==> flow/design.v <==
module fix_series (
     input wire clk,
     input wire rst_n,
     output logic [31:0] fib_out
);
  logic valid_out;   
  always_ff @(posedge clk or negedge rst_n) begin
    if(!rst_n)
      valid_out <= 1'b0;
    else
      valid_out <= 1'b1;
  end
  logic [31:0] n_1;
  logic [31:0] n_2;
  logic [31:0] fib_nxt;
  always_ff @(posedge clk or negedge rst_n) begin
    if(!rst_n) begin
       n_2 <= '0;
       n_1 <= '0;
    end else if(valid_out) begin
       n_2 <= n_1;
       n_1 <= fib_nxt;
    end
  end
  assign fib_nxt = n_1 + n_2;
  assign fib_out = n_2;
endmodule
==> Step by step through the tools: fix_series <==
The steps from the RTL of fix_series to its reports follow in flow order.
Lines are those of the file above, counted from 1.
Operators: Yosys type, input widths -> output width; for muxes data width and select width s.
Library cell names are shortened.
{ "setup": {"top": "fix_series", "clock": "clk", "lib": "sky130hd", "lib_corner": "tt_025C_1v80"} }

==> Word-level counts <==
Counts by Yosys on the flattened word-level netlist (proc, flatten, opt, wreduce; memories kept). Register bits leave out memories and registers merged into their read ports (data or address); mux counts leave out enables and synchronous resets folded into registers. Print and check cells are left out. Cells with the same type and inputs are merged into one.
{ "bits": {"input_bits": 2, "output_inout_bits": 32, "word_cells": 4, "regBits": 65} }
{ "classes": {"n_addsub": 1} }
{ "op_table": {"columns": ["operator", "n"], "rows": [
  ["$add 32x32->32", 1]
]} }

==> Longest topological paths <==
Yosys ltp: most cells in a row. Word level: on the elaborated netlist, between registers, memories and ports. Mapped: between sequential cells and ports; inverters and the memories' decode and read muxes count.
{ "logic_depth": {"word_depth": 1, "ABC_AREA": 0, "ltp_mapped": 10, "ltp_nobuf": 10} }

==> After synthesis <==
Source: synth_stat.txt of the flow (Yosys; design flattened, memories mapped). It holds for the ABC_AREA given above (unset counts as 0); a run with the other value may have another netlist.
{ "synth_totals": {"n_buf": 15, "cell_count": 374, "mapped_area_um2": 4021.4, "flip_flops": 65} }
{ "by_type": {"columns": ["cell", "n", "area_total_um2"], "rows": [
  ["dfrtp_1", 65, 1626.56],
  ["mux2_2", 54, 608.083],
  ["ha_1", 31, 387.872],
  ["xnor2_1", 16, 140.134],
  ["a21o_1", 18, 135.13],
  ["a21oi_1", 25, 125.12],
  ["nand2_1", 27, 101.347],
  ["o21ai_0", 14, 70.067],
  ["xor2_1", 8, 70.067],
  ["o211ai_1", 7, 52.55],
  ["clkbuf_1", 13, 48.797],
  ["o21a_1", 6, 45.043],
  ["nor2_1", 11, 41.29],
  ["a211oi_1", 5, 37.536],
  ["o31ai_1", 5, 37.536],
  ["inv_1", 8, 30.029],
  ["nand3_1", 6, 30.029],
  ["a31oi_1", 4, 25.024]
]} }
Other cell types: 34; their cells: 51.

==> Path before layout <==
Path of least setup slack by OpenSTA after synthesis, without wires, with an ideal clock, recovery checks aside; 20% of the period is set as input and as output delay. Where synthesis merged equal registers, the netlist keeps one of their names.
{ "synth_path": {"path_kind": "reg2reg", "startpoint": "reg n_2[0]", "endpoint": "reg n_1[26]", "delay_ns": 2.969, "clock_period_ns": 3.65, "path_stages": 11, "arrival_ns": 2.865, "setup_time_ns": 0.104, "path_buffers": 0, "path_slack_ns": 0.682, "synth_period_reached_ns": 2.968} }
"delay_ns" is the arrival time less input delay plus setup time.
"path_stages" counts driving pins, that of a launching flip-flop among them; a cell with two outputs on the path counts twice.
"synth_period_reached_ns" = period - worst setup slack (recovery checks aside). The figure is calculated, with input and output delays left at 20% of the set period.
The rows between start and end are the longest chain of elaborated cells between them; the timing report does not say that the signal goes this way. Where chains are equally long, one stands for them.
Each line given opens the expression or statement behind the cell; cells for indexed reads and writes are added by Yosys, which also makes memories of some case tables.
{ "synth_between": {"cell_sequence": "dfrtp_1 ha_1 fa_1 a21o_1 a221oi_2 o31a_2 o21ai_2 a221o_1 a41o_1 a2111o_1 o311ai_1", "elab_chain_cells": 1, "cells_between": 1, "lines_between": 1, "classes_between": "add/sub: 1"} }
{ "synth_lines": {"columns": ["item", "line_no", "text"], "rows": [
  ["start, declared", 14, "logic [31:0] n_2;"],
  ["start, assigned", 18, "n_2 <= '0;"],
  ["start, assigned", 21, "n_2 <= n_1;"],
  ["$add 32x32->32", 25, "assign fib_nxt = n_1 + n_2;"],
  ["end, assigned", 19, "n_1 <= '0;"],
  ["end, assigned", 22, "n_1 <= fib_nxt;"],
  ["end, declared", 13, "logic [31:0] n_1;"]
]} }

==> Worst path after layout <==
Path of least setup slack in the final report of run 1 (OpenROAD, finished layout, wires in). Where an end is a register, its clock arrival counts in the times.
{ "layout_path": {"path_kind": "reg2reg", "startpoint": "reg n_2[0]", "endpoint": "reg n_1[26]", "arrival_ns": 3.04, "path_slack_ns": -0.43, "clock_period_ns": 2.38, "path_buffers": 0, "path_stages": 11, "setup_time_ns": 0.10} }
The rows between start and end are the longest chain of elaborated cells between them; the timing report does not say that the signal goes this way. Where chains are equally long, one stands for them.
{ "layout_between": {"cell_sequence": "dfrtp_1 ha_4 fa_2 a21o_1 a221oi_4 o31a_2 o21ai_2 a221o_1 a41o_1 a2111o_1 o311ai_1", "elab_chain_cells": 1, "cells_between": 1, "lines_between": 1, "classes_between": "add/sub: 1"} }
{ "layout_lines": {"columns": ["item", "line_no", "text"], "rows": [
  ["start, declared", 14, "logic [31:0] n_2;"],
  ["start, assigned", 18, "n_2 <= '0;"],
  ["start, assigned", 21, "n_2 <= n_1;"],
  ["$add 32x32->32", 25, "assign fib_nxt = n_1 + n_2;"],
  ["end, assigned", 19, "n_1 <= '0;"],
  ["end, assigned", 22, "n_1 <= fib_nxt;"],
  ["end, declared", 13, "logic [31:0] n_1;"]
]} }

Subject: fix_series on sky130hd, stored results

Hello all,

Design fix_series on sky130hd. What follows are 2 stored runs of the flow, each under its own settings; their order means nothing. The constraints put input and output delay at 20% of the set period each and load the outputs with 0.01 pF.
"achieved clock period (ns)" means the clock period less the worst setup slack. The figure is calculated, with input and output delays left at 20% of the set period.
"worst setup path time (ns)" is the time allowed to the run's worst setup path (the clock period less input and output delay, where it has them) less its slack. Clock arrival times count: a late capture clock shortens it, a late launch clock lengthens it.
By "finish__power__total" is meant OpenSTA's value without simulated activity: inputs other than the clock are taken to toggle once in ten clock periods, and the tool carries that through the logic.

settings of run 1
{
  "period_ns": 2.38,
  "CORE_UTILIZATION": 22,
  "SETUP_SLACK_MARGIN": 0.18,
  "PLACE_DENSITY": 0.81,
  "TNS_END_PERCENT": 20,
  "GPL_TIMING_DRIVEN": 1,
  "CTS_CLUSTER_DIAMETER": 180,
  "SLEW_MARGIN": 10,
  "CAP_MARGIN": 20,
  "CORE_MARGIN": 2
}
report of run 1
yosys chip area after synthesis (um^2): 4021.4
finish__design__die__area: 19376.6
finish__design__instance__area__stdcell: 5770.5
finish__design__instance__utilization: 0.3212
finish__timing__setup__ws: -0.428
finish__timing__setup__tns: -3.631
finish__timing__hold__ws: 0.148
finish__power__total: 9.670e-03
achieved clock period (ns): 2.808
worst setup path time (ns): 2.81
worst setup path kind: reg2reg

settings of run 2
{
  "period_ns": 4.25,
  "CORE_UTILIZATION": 64,
  "PLACE_DENSITY": 0.54,
  "CORE_ASPECT_RATIO": 1.11,
  "CORE_MARGIN": 10,
  "CELL_PAD_IN_SITES_DETAIL_PLACEMENT": 0,
  "GPL_ROUTABILITY_DRIVEN": 1,
  "CTS_CLUSTER_SIZE": 92,
  "CTS_CLUSTER_DIAMETER": 369,
  "CAP_MARGIN": 20,
  "SLEW_MARGIN": 20
}
report of run 2
yosys chip area after synthesis (um^2): 4021.4
finish__design__die__area: 9858.2
finish__design__instance__area__stdcell: 4581.9
finish__design__instance__utilization: 0.7489
finish__timing__setup__ws: 1.104
finish__timing__setup__tns: 0.000
finish__timing__hold__ws: 0.479
finish__power__total: 4.148e-03
achieved clock period (ns): 3.146
worst setup path time (ns): 3.15
worst setup path kind: reg2reg

Thanks
